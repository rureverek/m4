==> flow/design.v <==
module adder #(parameter N=8) (input logic[N-1:0] A,M, output logic C, output logic [N-1:0] Sum);
 always_comb
   {C,Sum} = {1'b0,A} + {1'b0,M};
endmodule
module multiplier(input logic start, n_rst, clock, input logic [7:0] Min,
                  output logic ready, output logic[15:0] AQ);
logic C, reset, add_shift, q_en, m_en;
logic [7:0] Sum, M;
adder A0(.A(AQ[15:8]), .M(M), .C(C), .Sum(Sum));
register R0 (.*);
reg_m R1 (.*);
sequencer S(.start(start), .clock(clock), .reset(reset), .Q0(AQ[0]), .n_rst(n_rst),
 .add_shift(add_shift), .add_nshift(add_nshift) , .ready(ready), .q_en(q_en), .m_en(m_en));
endmodule
module reg_m #(parameter N=8) (input logic clock, reset, q_en, m_en,
              input logic[N-1:0] Min, output logic[N-1:0] M);
always_ff @ (posedge clock)
  if (reset && m_en)   
    M <= Min;
endmodule
module register (input logic clock, reset, add_shift,add_nshift, C, q_en, m_en,
              input logic[7:0] Min, Sum, output logic[15:0] AQ);
logic Creg;  
always_ff @ (posedge clock)
  if (reset && q_en)   
  begin
   Creg <= 0;
   AQ[15:8] <= 0;
   AQ[7:0] <= Min;  
  end
  else if (add_shift)  
  begin
   {Creg,AQ} <= {1'b0,C,Sum,AQ[7:1]};
  end
  else if (add_nshift) 
  begin
   {Creg,AQ} <= {1'b0,C,AQ[15:1]};
  end
  else if (!reset && m_en)
  begin
  AQ[7:0] <= AQ[15:8];
  end
endmodule
module sequencer #(parameter N=8) (input logic start, clock, Q0, n_rst,
 output logic add_shift, add_nshift,ready, reset, q_en, m_en);
enum {IDLE_M,IDLE_Q,ADDING_SHIFTING,STOPPED_FIRST,STOPPED_SECOND} pres_state, next_state;
logic [3:0] count;
always_ff @(posedge clock, negedge n_rst)
  begin 
    if (~n_rst) begin
      pres_state <= IDLE_M;
	  count <= N;
	  end
    else begin
	if (next_state == ADDING_SHIFTING) count <= count - 1;
	else if (next_state == IDLE_M) count <= N;
    pres_state <= next_state;
	end
	end
always_comb
  begin
	add_shift = 1'b0;
	reset = 1'b0;
	ready = 1'b0;
	add_nshift = 1'b0;
	m_en = 1'b0;
	q_en = 1'b0;
	next_state = pres_state;
    unique case(pres_state)
    IDLE_M: begin
	reset = 1'b1;
	m_en = 1'b1;
	if(start) next_state = IDLE_Q;
	end
	IDLE_Q: begin
	reset = 1'b1;
	q_en = 1'b1;
	next_state = ADDING_SHIFTING;
	end
	ADDING_SHIFTING: begin
	if(Q0) add_shift = 1'b1;
	else add_nshift = 1'b1;
	if(count>0)	
	  next_state = ADDING_SHIFTING;
	else
	  next_state = STOPPED_FIRST;
	end
	STOPPED_FIRST: begin
	ready = 1'b1;
	m_en = 1'b1;
	next_state = STOPPED_SECOND;
	end
	STOPPED_SECOND: begin
	ready = 1'b1;
	if(start)
	next_state = IDLE_M;
	end
	default: begin
	next_state = IDLE_M;
	add_shift = 1'b0;
	add_nshift = 1'b0;
	ready = 1'b0;
	reset = 1'b0;
	end
    endcase
end
endmodule
======== Step by step through the tools: multiplier ========
What the tools print for multiplier, step after step.
Lines are those of the file above, counted from 1.
Cell names lack the library's common part.
Not given: n/a
design
  top ..................................... multiplier
  clock input ............................. clock
  library ................................. sky130hd
  corner .................................. tt_025C_1v80

======== Word-level counts ========
Counts by Yosys on the flattened word-level netlist (proc, flatten, opt, wreduce; memories kept). Register bits leave out memories and registers merged into their read ports (data or address). Print and check cells are left out. Cells with the same type and inputs are merged into one.
operators by class
  $add $sub $neg .......................... 2
  multiply operators ...................... 0
  divide/modulo/power cells ............... 0
  $lt $le $gt $ge ......................... 1
  eq/ne operators ......................... 5
  shift operators ......................... 0
  mux-type cells .......................... 20
  bitwise operators ....................... 0
  reductions and logical operators ........ 12
operator list
  operator                                       number
  parallel mux 32 bit (select 5 bit)             1
  equality test 32 x 2 -> 1 bit with constant B  3
  zero test 32 bit                               2
  2-to-1 mux 32 bit                              2
  2-to-1 mux 8 bit                               6
  equality test 32 x 1 -> 1 bit with constant B  1
  equality test 32 x 3 -> 1 bit with constant B  1
  adder 8 x 8 -> 9 bit                           1
  2-to-1 mux 1 bit                               9
  2-to-1 mux 4 bit                               2
  OR reduction 2 bit                             3
  nonzero test 2 bit                             2
  subtractor 4 x 1 -> 4 bit with constant B      1
  > comparator 4 x 1 -> 1 bit with constant B    1
  nonzero test 4 bit                             1
  logical AND 1 bit                              3
  zero test 1 bit                                1
word-level totals
  bits in registers ....................... 60
  latch bits .............................. 0
  bits in writable memories ............... 0
  memory bits (read-only) ................. 0
  word width x clocked read ports ......... 0
  memory cells ............................ 0
  input port bits ......................... 11
  output and inout port bits .............. 17

======== Depth ========
Longest topological path by Yosys (ltp), each cell counted once; first at word level (registers and memories cut), then after technology mapping (sequential cells cut; the memories' decode and read muxes count).
logic depth
  depth after elaboration ................. 9
  ABC_AREA ................................ 0
  mapped depth ............................ 6

======== Mapped cells and area ========
The flow's flattened synthesis, as Yosys stat reports it; memories are mapped. The netlist is that of the ABC_AREA named above (0 if unset); the other value can give another one.
The area totals of this step are shown rounded.
cells by type
  cell       number  total area (sq um)
  edfxtp_1   16      480.461
  dfrtp_1    7       175.168
  dfxtp_1    8       160.154
  ha_1       9       112.608
  mux2i_1    7       70.067
  o21ai_0    12      60.058
  dfstp_2    2       52.55
  a21oi_1    10      50.048
  nand2b_1   8       50.048
  nand2_1    13      48.797
  nor2_1     10      37.536
  a21boi_0   4       30.029
  a2111oi_4  1       27.526
  nand3_1    5       25.024
  a211oi_1   3       22.522
  a21o_1     3       22.522
  nand3b_1   3       22.522
  o31ai_4    1       21.27
Not listed: further types 29, cells in them 46.
mapped netlist
  cell count .............................. 168
  cell area after synthesis ............... 1790 sq um
  area of sequential cells ................ 868 sq um
  mapped flip-flops ....................... 33
  buffer cells ............................ 8
By module: a second synthesis without flattening, with its own total; a netlist apart from the flattened one above.
unflattened totals
  cell total of the unflattened synthesis .. 169
  area total of the unflattened synthesis .. 1920 sq um
Each row is one instance without its submodules.
modules
  module      times used  cells  area (sq um)
  register    1           75     862
  sequencer   1           43     488
  adder       1           42     324
  reg_m       1           9      246
  multiplier  1           0      0.0

======== Path before layout ========
Path of least setup slack by OpenSTA after synthesis, without wires, with an ideal clock, recovery checks aside; 20% of the period is set as input and as output delay. Where synthesis merged equal registers, the netlist keeps one of their names.
timing after synthesis
  path kind ............................... reg-to-reg
  start ................................... register R0.AQ[8]
  end ..................................... register R0.AQ[13]
  period .................................. 1890 ps
  launch time at the first pin ............ 0 ps
  arrival ................................. 1659 ps
  data required time ...................... 1832 ps
  setup slack ............................. 173 ps
  path delay .............................. 1717 ps
  stages .................................. 7
  period reached after synthesis .......... 1717 ps
"path delay" is the arrival time less input delay plus setup time.
"stages": output pins that drive a net of the path, with the launching flip-flop's if there is one; two outputs of one cell count as two.
"period reached after synthesis" is the clock period less the worst setup slack; recovery checks do not enter. This is arithmetic on one report: input and output delays are still those of the set period (20% each).
Between the ends stands the longest chain of elaborated cells between them, by number of cells; it is not shown to be the way that was timed. Of several equally long chains one is given.
A line is the first line of the expression or statement that the cell stems from. Yosys adds cells for indexed reads and writes and turns some case tables into memories.
between the ends, after synthesis
  path through ............................ dfxtp_1 -> ha_1 -> fa_1 -> a21oi_1 -> o211ai_1 -> nor4_1 -> a211o_1
  cells in the longest elaborated chain ... 2
  elaborated cells between the ends (all ways) .. 2
  source lines of those cells ............. 2
  classes of those cells .................. 1 x add/sub; 1 x mux
ends and longest elaborated chain, after synthesis
  item                  line  RTL
  start, declared       22    input logic[7:0] Min, Sum, output logic[15:0] AQ);
  start, assigned       28    AQ[15:8] <= 0;
  adder 8 x 8 -> 9 bit  3     {C,Sum} = {1'b0,A} + {1'b0,M};
  2-to-1 mux 8 bit      31    else if (add_shift)
  end, assigned         28
  end, declared         22

======== Timing after layout ========
Path of least setup slack in the final report of run B (OpenROAD, finished layout, wires in). Where an end is a register, its clock arrival counts in the times.
The report prints the path's times to 10 ps; the period is as set.
timing after layout
  path kind ............................... reg-to-output
  start ................................... register R0.AQ[0]
  end ..................................... output AQ[0]
  period .................................. 3240 ps
  launch time at the first pin ............ 270 ps
  arrival ................................. 1590 ps
  data required time ...................... 2590 ps
  setup slack ............................. 1000 ps
  stages .................................. 2
between the ends, after layout
  path through ............................ edfxtp_1 -> clkdlybuf4s50_1
  cells in the longest elaborated chain ... 0
  elaborated cells between the ends (all ways) .. 0
  source lines of those cells ............. 0
ends and longest elaborated chain, after layout
  item             line  RTL
  start, declared  22    input logic[7:0] Min, Sum, output logic[15:0] AQ);
  start, assigned  29    AQ[7:0] <= Min;
  start, assigned  41    AQ[7:0] <= AQ[15:8];
  end, declared    6     output logic ready, output logic[15:0] AQ);

FLOW RESULTS
============

Design multiplier on sky130hd. What follows are 2 stored runs of the flow, each under its own settings; their order means nothing. The constraints put input and output delay at 20% of the set period each and load the outputs with 0.01 pF.
"achieved period" = clock period - worst setup slack. The figure is calculated, with input and output delays left at 20% of the set period.
"critical path time": the worst setup path's part of the clock period (all of it between registers, 20% less for each end at a port) less its slack. A launch clock that arrives late makes it longer, a capture clock that arrives late makes it shorter.
By "total power of the final layout" is meant OpenSTA's value without simulated activity: inputs other than the clock are taken to toggle once in ten clock periods, and the tool carries that through the logic.
"critical path time" is given in steps of 10 ps.
Values from the reports are rounded here.

======== run A ========
==> flow/run.sh <==
#!/bin/bash
# the make line also repeats the synthesis and layout settings of config.mk as NAME=value (left out here)
make -C /OpenROAD-flow-scripts/flow DESIGN_CONFIG=/design/flow/config.mk WORK_HOME=/design/flow/orfs CLKGATE_MAP_FILE= finish
==> flow/config.mk <==
export PLATFORM = sky130hd
export DESIGN_NAME = multiplier
export DESIGN_NICKNAME = multiplier
export VERILOG_FILES = /design/flow/design.v
export SDC_FILE = /design/flow/constraint.sdc
export NUM_CORES = 4
export LEC_CHECK = 0
export CAP_MARGIN = 30
export CELL_PAD_IN_SITES_DETAIL_PLACEMENT = 2
export CORE_MARGIN = 4
export CORE_UTILIZATION = 45
export PLACE_DENSITY_LB_ADDON = 0.25
export SETUP_SLACK_MARGIN = 0.12
export SLEW_MARGIN = 10
==> flow/constraint.sdc <==
create_clock -name core_clock -period 2.16 [get_ports {clock}]
set_input_delay 0.4320 -clock core_clock [delete_from_list [all_inputs] [get_ports {clock}]]
set_output_delay 0.4320 -clock core_clock [all_outputs]
set_load 0.01 [all_outputs]

-------- run A --------
  no results, clock tree synthesis failed with DPL-0033

======== run B ========
==> flow/run.sh <==
#!/bin/bash
# the make line also repeats the synthesis and layout settings of config.mk as NAME=value (left out here)
make -C /OpenROAD-flow-scripts/flow DESIGN_CONFIG=/design/flow/config.mk WORK_HOME=/design/flow/orfs CLKGATE_MAP_FILE= finish
==> flow/config.mk <==
export PLATFORM = sky130hd
export DESIGN_NAME = multiplier
export DESIGN_NICKNAME = multiplier
export VERILOG_FILES = /design/flow/design.v
export SDC_FILE = /design/flow/constraint.sdc
export NUM_CORES = 4
export LEC_CHECK = 0
export CAP_MARGIN = 20
export CELL_PAD_IN_SITES_DETAIL_PLACEMENT = 1
export CORE_ASPECT_RATIO = 0.67
export CORE_MARGIN = 7
export CORE_UTILIZATION = 18
export CTS_CLUSTER_DIAMETER = 132
export GPL_TIMING_DRIVEN = 1
export MAX_ROUTING_LAYER = met4
export SETUP_SLACK_MARGIN = 0.75
export SLEW_MARGIN = 20
==> flow/constraint.sdc <==
create_clock -name core_clock -period 3.24 [get_ports {clock}]
set_input_delay 0.6480 -clock core_clock [delete_from_list [all_inputs] [get_ports {clock}]]
set_output_delay 0.6480 -clock core_clock [all_outputs]
set_load 0.01 [all_outputs]

-------- measured, run B --------
  critical path time ...................... 1590 ps
  worst setup path type ................... reg-to-output
  chip area in the Yosys report ........... 1790 sq um
  total power of the final layout ......... 0.904 mW
  worst setup slack after layout .......... 1000 ps
  full die area ........................... 13000 sq um
  standard-cell area of the final layout .. 2330 sq um
  achieved period ......................... 2238 ps
